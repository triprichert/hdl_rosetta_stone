==> flow/design.v <==
module axistream_unpack
  (
   clk,
   rst,
   src_tvalid,
   src_tready,
   src_tdata,
   src_tlast,
   dest_tvalid,
   dest_tready,
   dest_tdata,
   dest_tlast
   );
   parameter DATA_WIDTH = 8;
   parameter NUM_PACK = 4;
   parameter BIG_ENDIAN = 1'b0;  
   input clk;
   input rst;
   input                              src_tvalid;
   output                             src_tready;
   input [(DATA_WIDTH*NUM_PACK)-1:0]  src_tdata;
   input 		              src_tlast;
   output 		              dest_tvalid;
   input 		              dest_tready;
   output [DATA_WIDTH-1:0]            dest_tdata;
   output 			      dest_tlast;
   reg [(NUM_PACK*DATA_WIDTH)-1:0]    data_buf;
   wire [DATA_WIDTH-1:0]	      data_arr [NUM_PACK-1:0];
   reg                                tlast_buf;
   reg 				      is_nempty;
   reg [$clog2(NUM_PACK+1)-1:0]       cnt;
   reg [$clog2(NUM_PACK+1)-1:0]       inv_cnt;
   assign dest_tvalid = is_nempty && !rst;
   assign src_tready = !rst && 
		       (!is_nempty || 
			(dest_tvalid && dest_tready && cnt == NUM_PACK - 1)
		       );
   assign dest_tlast = tlast_buf && dest_tvalid; 
   genvar 			      i;
   generate
      for (i = 0; i < NUM_PACK; i = i + 1) begin
	 assign data_arr[i] = data_buf[(i+1)*DATA_WIDTH-1:i*DATA_WIDTH];
      end
   endgenerate
   assign dest_tdata = (BIG_ENDIAN) ? data_arr[inv_cnt] : data_arr[cnt];
   initial begin
      cnt = 0;
      inv_cnt = NUM_PACK - 1;
      is_nempty = 1'b0;
   end
   always @(posedge clk) begin
      if (src_tvalid && src_tready) begin
	 data_buf <= src_tdata;
	 tlast_buf <= src_tlast;
	 is_nempty <= 1'b1;
      end else begin
	 data_buf <= data_buf;
	 tlast_buf <= tlast_buf;
	 if ((cnt == NUM_PACK - 1) && dest_tvalid && dest_tready) begin
	    is_nempty <= 1'b0;
	 end else begin
	    is_nempty <= is_nempty;
	 end
      end
      if (dest_tvalid && dest_tready) begin
	 cnt <= (cnt + 1) % NUM_PACK;
	 inv_cnt <= (inv_cnt == 0) ? NUM_PACK - 1 : inv_cnt - 1;
      end else begin 
	 cnt <= cnt;
	 inv_cnt <= inv_cnt;
      end
      if (rst) begin
	 cnt <= 0;
	 inv_cnt <= NUM_PACK - 1;
	 is_nempty <= 1'b0;
      end
   end
endmodule
# Reports on axistream_unpack
# Tool output for the design above, in the order of the flow.
# Lines are those of the file above, counted from 1.
# Library cell names are shortened.
# A cell with -- has no value.
# setup
design	axistream_unpack
clock_port	clk
cell_library	sky130hd
pvt_corner	tt_025C_1v80

# Word-level counts
# Yosys after proc, flatten, opt, wreduce and memory -nomap, before mapping. Print and check cells are not counted. Equal cells are merged and count once.
# word_totals
latchBits	0
n_memories	0
ramBits	0
register_bits	36
clocked_rd_ports_x_width	0
in_bits	37
rom_bits	0
elab_cells	24
out_inout_bits	11
# op_classes
shift	0
n_addsub	1
n_eq	3
muxes	3
n_mul	0
logic	0
cmp	0
div_mod_pow	0
reduce_and_logical	13
# op_table
cell	count
case mux 8 bit (select 4 bit)	1
logical AND 1 bit	8
== test 2 bit with constant B	2
zero test 1 bit	2
adder 2 x 1 -> 2 bit with constant B	1
== test 2 x 1 -> 1 bit with constant B	1
zero test 2 bit	1
nonzero test 2 bit	1
two-way mux 1 bit	2
logical OR 1 bit	1

# Longest topological paths
# Longest topological path by Yosys (ltp), each cell counted once; first at word level (registers and memories cut), then after technology mapping (sequential cells cut; the memories' decode and read muxes count).
# depth
word_depth	8
abc_area	0
depth_mapped	5
ltp_nobuf	4

# Synthesis result
# The flow's flattened synthesis, as Yosys stat reports it; memories are mapped. The netlist is that of the ABC_AREA named above (0 if unset); the other value can give another one.
# The area totals of this step are shown rounded.
# mapped
yosys_area_um2	1410
cells	81
sequential_area_um2	1050
ff_cells	36
# by_type
cell_type	count	type_area_um2
edfxtp_1	33	990.95
a222oi_1	8	80.077
mux2i_1	8	80.077
dfxtp_1	3	60.058
ha_1	4	50.048
inv_1	10	37.536
a21bo_1	2	20.019
a21boi_2	1	11.261
buf_6	1	11.261
a21oi_1	2	10.01
clkbuf_2	2	10.01
o21ba_1	1	10.01
nand3b_1	1	7.507
nor3b_1	1	7.507
and2_1	1	6.256
nor2b_1	1	6.256
nand3_1	1	5.005
nor2_1	1	3.754

# Timing after synthesis
# OpenSTA on the mapped netlist: ideal clock, no wires. The path of least setup slack (recovery checks aside). Input and output delay are each 20% of the period. Register names are those of the netlist, which keeps one name where synthesis merged equal registers.
# synth_timing
path_kind	input to register
startpoint	input port dest_tready
endpoint	register data_buf[0]
arrival_ps	3386
delay_ps	2984
path_buffers	0
input_delay_ps	874
clock_period_ps	4370
path_stages	2
path_slack_ps	512
t_first_pin_ps	874
synth_period_reached_ps	3858
# "delay_ps" is the arrival time less input delay plus setup time.
# "path_stages" counts driving pins, that of a launching flip-flop among them; a cell with two outputs on the path counts twice.
# "synth_period_reached_ps" is the clock period less the worst setup slack; recovery checks do not enter. This is arithmetic on one report: input and output delays are still those of the set period (20% each).
# The rows between start and end are the longest chain of elaborated cells between them; the timing report does not say that the signal goes this way. Where chains are equally long, one stands for them.
# Each line given opens the expression or statement behind the cell; cells for indexed reads and writes are added by Yosys, which also makes memories of some case tables.
# synth_via
cell_sequence	a21boi_2 -> nor3b_1
elab_chain_cells	5
# synth_rtl
element	line_no	rtl
from (decl)	24	input dest_tready;
logical AND 1 bit (2 in a row)	36	(dest_tvalid && dest_tready && cnt == NUM_PACK - 1)
logical OR 1 bit	35	(!is_nempty ||
logical AND 1 bit	34	assign src_tready = !rst &&
logical AND 1 bit	52	if (src_tvalid && src_tready) begin
to (assign)	53	data_buf <= src_tdata;
to (assign)	57	data_buf <= data_buf;
to (decl)	27	reg [(NUM_PACK*DATA_WIDTH)-1:0]    data_buf;

# Worst path after layout
# Path of least setup slack in the final report of job 1 (OpenROAD, finished layout, wires in). Where an end is a register, its clock arrival counts in the times.
# The path's times are printed in steps of 10 ps; the period is the one set.
# layout_timing
path_kind	input to output
startpoint	input port rst
endpoint	output port dest_tlast
arrival_ps	2370
path_slack_ps	1580
clock_period_ps	4940
t_first_pin_ps	990
input_delay_ps	990
path_buffers	2
path_stages	4
# The rows between start and end are the longest chain of elaborated cells between them; the timing report does not say that the signal goes this way. Where chains are equally long, one stands for them.
# layout_via
cell_sequence	clkdlybuf4s50_1 -> nor2b_1 -> and2_1 -> clkdlybuf4s50_1
elab_chain_cells	3
# layout_rtl
element	line_no	rtl
from (decl)	18	input rst;
zero test 1 bit	33	assign dest_tvalid = is_nempty && !rst;
logical AND 1 bit	33
logical AND 1 bit	38	assign dest_tlast = tlast_buf && dest_tvalid;
to (decl)	26	output dest_tlast;

# axistream_unpack through Yosys and OpenROAD on sky130hd: 2 stored runs, unordered, with their settings and measured results. The constraints put input and output delay at 20% of the set period each and load the outputs with 0.01 pF.
# "period_reached_ps" means the clock period less the worst setup slack. The figure is calculated, with input and output delays left at 20% of the set period.
# By "worstPathTime_ps" is meant the share of the clock period that the worst setup path is allowed (20% is reserved at inputs, 20% at outputs), minus its slack. Clock arrival times at its registers enter into it.
# "final_power_uw": no workload was simulated; the value follows from the tool's default switching activity.
# "worstPathTime_ps" is known to 10 ps.
# Results are given in rounded form.
# Among the settings, -- means not set for that run.
run	period_ns	CORE_UTILIZATION	SETUP_SLACK_MARGIN	CELL_PAD_IN_SITES_GLOBAL_PLACEMENT	CTS_CLUSTER_DIAMETER	MIN_ROUTING_LAYER	CAP_MARGIN	CORE_MARGIN	SLEW_MARGIN	period_reached_ps	final_power_uw	design_die_area_um2	worstSetupSlack_ps	worst_hold_slack_ps	final_setup_tns_ps	finalCellArea_um2	yosys.chip_area_um2	worstPathTime_ps	worst_setup_path_type	layout_utilization_pct
job 1	4.94	46	0.82	1	294	met1	20	2	20	3360	565	3520	1580	530	0	1960	1410	1380	input to output	65.9
job 2	4.39	40	0.79	--	--	--	20	2	20	3150	633	4010	1240	533	0	1980	1410	1390	input to output	58.9
