==> flow/design.v <==
module axistream_pack
  (
   clk,
   rst,
   src_tvalid,
   src_tready,
   src_tdata,
   src_tlast,  
   dest_tvalid,
   dest_tready,
   dest_tdata,
   dest_tlast,
   tlast_align_err  
   );
   parameter DATA_WIDTH = 8;
   parameter NUM_PACK = 4;
   parameter BIG_ENDIAN = 1'b0;  
   input                              clk;
   input                              rst;
   input                              src_tvalid;
   output                             src_tready;
   input [DATA_WIDTH-1:0]             src_tdata;
   input 		              src_tlast;
   output 		              dest_tvalid;
   input 		              dest_tready;
   output [(DATA_WIDTH*NUM_PACK)-1:0] dest_tdata;
   output 			      dest_tlast;
   output reg 			      tlast_align_err;
   reg [(NUM_PACK*DATA_WIDTH)-1:0]   data_buf;
   reg [NUM_PACK-1:0] 		     tlast_buf;
   reg [$clog2(NUM_PACK+1)-1:0]       cnt;
   assign dest_tvalid = (cnt == NUM_PACK) ? !rst : 1'b0;
   assign src_tready  = (cnt == NUM_PACK) ? dest_tvalid && dest_tready : !rst;
   assign dest_tdata = data_buf;
   assign dest_tlast = (!BIG_ENDIAN)?tlast_buf[NUM_PACK-1]:tlast_buf[0];
   initial begin
      cnt = 0;
      tlast_align_err = 1'b0;
   end
   always @(posedge clk) begin
      if (src_tvalid && src_tready) begin
	 if (!BIG_ENDIAN) begin
	    data_buf[((NUM_PACK-1)*DATA_WIDTH)-1:0] 
	      <= data_buf[NUM_PACK*DATA_WIDTH-1:DATA_WIDTH];
	    data_buf[NUM_PACK*DATA_WIDTH-1:(NUM_PACK-1)*DATA_WIDTH] 
	      <= src_tdata;
	    tlast_buf[NUM_PACK-2:0] <= tlast_buf[NUM_PACK-1:1];
	    tlast_buf[NUM_PACK-1] <= src_tlast;
	 end else begin 
	    data_buf[NUM_PACK*DATA_WIDTH-1:DATA_WIDTH] 
	      <= data_buf[((NUM_PACK-1)*DATA_WIDTH)-1:0];
	    data_buf[DATA_WIDTH - 1 : 0] <= src_tdata;
	    tlast_buf[NUM_PACK-1:1] <= tlast_buf[NUM_PACK-2:0];
	    tlast_buf[0] <= src_tlast;
	 end
      end else begin
	 data_buf <= data_buf;
	 tlast_buf <= tlast_buf;
      end
      if (src_tvalid && src_tready && dest_tvalid && dest_tready) begin
	 cnt <= 1;	    
      end else if (dest_tvalid && dest_tready) begin
	 cnt <= 0;
      end else if (src_tvalid && src_tready) begin
	 cnt <= cnt + 1;
      end else begin
	 cnt <= cnt;
      end
      if (dest_tvalid && dest_tready) begin
	 if (!BIG_ENDIAN) begin
	    tlast_align_err <= (|tlast_buf[NUM_PACK-2:0])?1'b1:1'b0;
	 end else begin
	    tlast_align_err <= (|tlast_buf[NUM_PACK-1:1])?1'b1:1'b0;
	 end
      end else begin
	 tlast_align_err <= 1'b0;
      end
      if (rst) begin
	 cnt <= 0;
	 tlast_align_err <= 1'b0;
      end
   end 
endmodule
From RTL to reports: axistream_pack. Tool output for the design above, in the order of the flow. Lines are those of the file above, counted from 1. Library cell names are shortened. The mark - stands for no value.

Design top: axistream_pack. Clock input: clk. Standard-cell library: sky130hd. Library corner: tt_025C_1v80.

Word level. Counts by Yosys on the flattened word-level netlist (proc, flatten, opt, wreduce; memories kept). Register bits leave out memories and registers merged into their read ports (data or address). Print and check cells are left out. Cells with the same type and inputs are merged into one.

Under muxes and demuxes stands 6. The entry for equal/unequal tests reads 1. The figure for bitwise operators is 1. The entry for add/subtract/negate cells reads 1. The entry for reduce/logical cells reads 9.

Operators with widths (number): 3-bit OR reduction (2); 1-bit 2-to-1 mux (6); 1-bit logical AND (4); 3-bit by 1-bit adder with 3-bit output with constant B (1); 3-bit == test with constant B (1); 3-bit nonzero test (1); 2-bit OR reduction (1); 1-bit inverter (1); 1-bit logical NOT (1).

The figure for input bits is 13. Flip-flop bits (word level): 40. Under word-level cells stands 25. Output and inout bits: 36.

Longest topological paths. Depth = most cells in a row (Yosys ltp): at word level without a register or memory, in the mapped netlist without a sequential cell, where the memories' decode and read muxes count.

The entry for word-level depth reads 8. The figure for ABC_AREA is 0. The figure for depth in mapped cells is 5. Mapped depth without buffers: 5.

Mapped cells and area. The flow's flattened synthesis, as Yosys stat reports it; memories are mapped. The netlist is that of the ABC_AREA named above (0 if unset); the other value can give another one. The area totals of this step are shown rounded.

Cells by type: edfxtp_1 (number 36, total area 1.08E+03 sq um); dfxtp_1 (number 4, total area 80.077 sq um); ha_1 (number 2, total area 25.024 sq um); a2111oi_2 (number 1, total area 15.014 sq um); a21oi_1 (number 3, total area 15.014 sq um); and3_4 (number 1, total area 11.261 sq um); and3b_2 (number 1, total area 10.01 sq um); o21ai_0 (number 2, total area 10.01 sq um); o311a_1 (number 1, total area 10.01 sq um); inv_1 (number 2, total area 7.507 sq um); nand2_1 (number 2, total area 7.507 sq um); nor2_1 (number 2, total area 7.507 sq um); nor3b_1 (number 1, total area 7.507 sq um); o211ai_1 (number 1, total area 7.507 sq um); and2_1 (number 1, total area 6.256 sq um); nand2_2 (number 1, total area 6.256 sq um); or2_2 (number 1, total area 6.256 sq um); nand3_1 (number 1, total area 5.005 sq um).

Under standard cells after synthesis stands 63. For flip-flops the number is 40. Buffer cells: 0. The figure for chip area (Yosys) is 1300 sq um.

Path before layout. OpenSTA on the mapped netlist: ideal clock, no wires. The path of least setup slack (recovery checks aside). Input and output delay are each 20% of the period. Register names are those of the netlist, which keeps one name where synthesis merged equal registers.

Path type: reg2reg. Start: register cnt[0]. End: register data_buf[0]. Under delay of the path stands 2369 ps. The entry for arrival reads 1972 ps. The entry for path slack reads 281 ps. The figure for required time is 2253 ps. The figure for library setup time is 397 ps. Under period stands 2650 ps. The entry for stages reads 6. For period reached after synthesis the number is 2369 ps.

"delay of the path" is the arrival time less input delay plus setup time. "stages" counts driving pins, that of a launching flip-flop among them; a cell with two outputs on the path counts twice. "period reached after synthesis" = period - worst setup slack (recovery checks aside). The figure is calculated, with input and output delays left at 20% of the set period. The rows between start and end are the longest chain of elaborated cells between them; the timing report does not say that the signal goes this way. Where chains are equally long, one stands for them. Each line given opens the expression or statement behind the cell; cells for indexed reads and writes are added by Yosys, which also makes memories of some case tables. At most two assigning lines are given for a register; there are more.

Path through: dfxtp_1 inv_1 ha_1 and3b_2 nor2_1 and2_1. The entry for length of the longest elaborated chain reads 5. For elaborated cells between the ends (all ways) the number is 5.

Ends and longest elaborated chain, post-synthesis: start: declaration (line 31) `reg [$clog2(NUM_PACK+1)-1:0]       cnt;`; start: assignment (line 65) `cnt <= cnt + 1;`; start: assignment (line 67) `cnt <= cnt;`; 3-bit == test (line 32) `assign dest_tvalid = (cnt == NUM_PACK) ? !rst : 1'b0;`; 1-bit 2-to-1 mux (line 32); 1-bit logical AND (line 33) `assign src_tready  = (cnt == NUM_PACK) ? dest_tvalid && dest_tready : !rst;`; 1-bit 2-to-1 mux (line 33); 1-bit logical AND (line 41) `if (src_tvalid && src_tready) begin`; end: assignment (line 57) `data_buf <= data_buf;`; end: declaration (line 29) `reg [(NUM_PACK*DATA_WIDTH)-1:0]   data_buf;`.

Nets of the timed path that keep an RTL name, with a line that drives or declares them; the list need not be complete.

Named nets, post-synthesis (line): src_tready (33).

Worst path after layout. Path of least setup slack in the final report of entry B (OpenROAD, finished layout, wires in). Where an end is a register, its clock arrival counts in the times. The path's times are printed in steps of 10 ps; the period is the one set.

Path type: in2out. Start: input port dest_tready. End: output port src_tready. The entry for path slack reads 210 ps. The figure for required time is 2150 ps. The entry for arrival reads 1950 ps. The entry for stages reads 4. Under period stands 2690 ps.

The rows between start and end are the longest chain of elaborated cells between them; the timing report does not say that the signal goes this way. Where chains are equally long, one stands for them.

Path through: clkdlybuf4s50_1 and3b_2 nor2_1 clkdlybuf4s50_1. The entry for length of the longest elaborated chain reads 2. For elaborated cells between the ends (all ways) the number is 2.

Ends and longest elaborated chain, after layout: start: declaration (line 25) `input dest_tready;`; 1-bit logical AND (line 33) `assign src_tready  = (cnt == NUM_PACK) ? dest_tvalid && dest_tready : !rst;`; 1-bit 2-to-1 mux (line 33); end: declaration (line 21) `output                             src_tready;`.

Ticket comment

Flow measurements of axistream_pack on sky130hd: 2 stored runs with different settings, listed in no order. Input and output delays are each 20% of the period that was set; the output load is 0.01 pF. Results are given in rounded form.

Entry A has these settings: period_ns 2.02; CORE_UTILIZATION 45; SETUP_SLACK_MARGIN 0.13; PLACE_DENSITY_LB_ADDON 0.01; HOLD_SLACK_MARGIN -0.07; CORE_MARGIN 6; CELL_PAD_IN_SITES_DETAIL_PLACEMENT 2; ABC_AREA 0; GPL_ROUTABILITY_DRIVEN 1; CTS_CLUSTER_SIZE 38; CTS_CLUSTER_DIAMETER 183; CAP_MARGIN 20; SLEW_MARGIN 25; MAX_ROUTING_LAYER met4. Outcome: not finished: placement ended with error DPL-0033.

Entry B has these settings: period_ns 2.69; CAP_MARGIN 20; CORE_MARGIN 2; CORE_UTILIZATION 40; SLEW_MARGIN 20. For the standard-cell area after layout the run shows 1900 sq um. The synthesized cell area stands at 1300 sq um. The worst slack on setup checks stands at 210 ps. For the total negative slack on setup checks the run shows 0 ps. For the overall die area the run shows 3800 sq um.
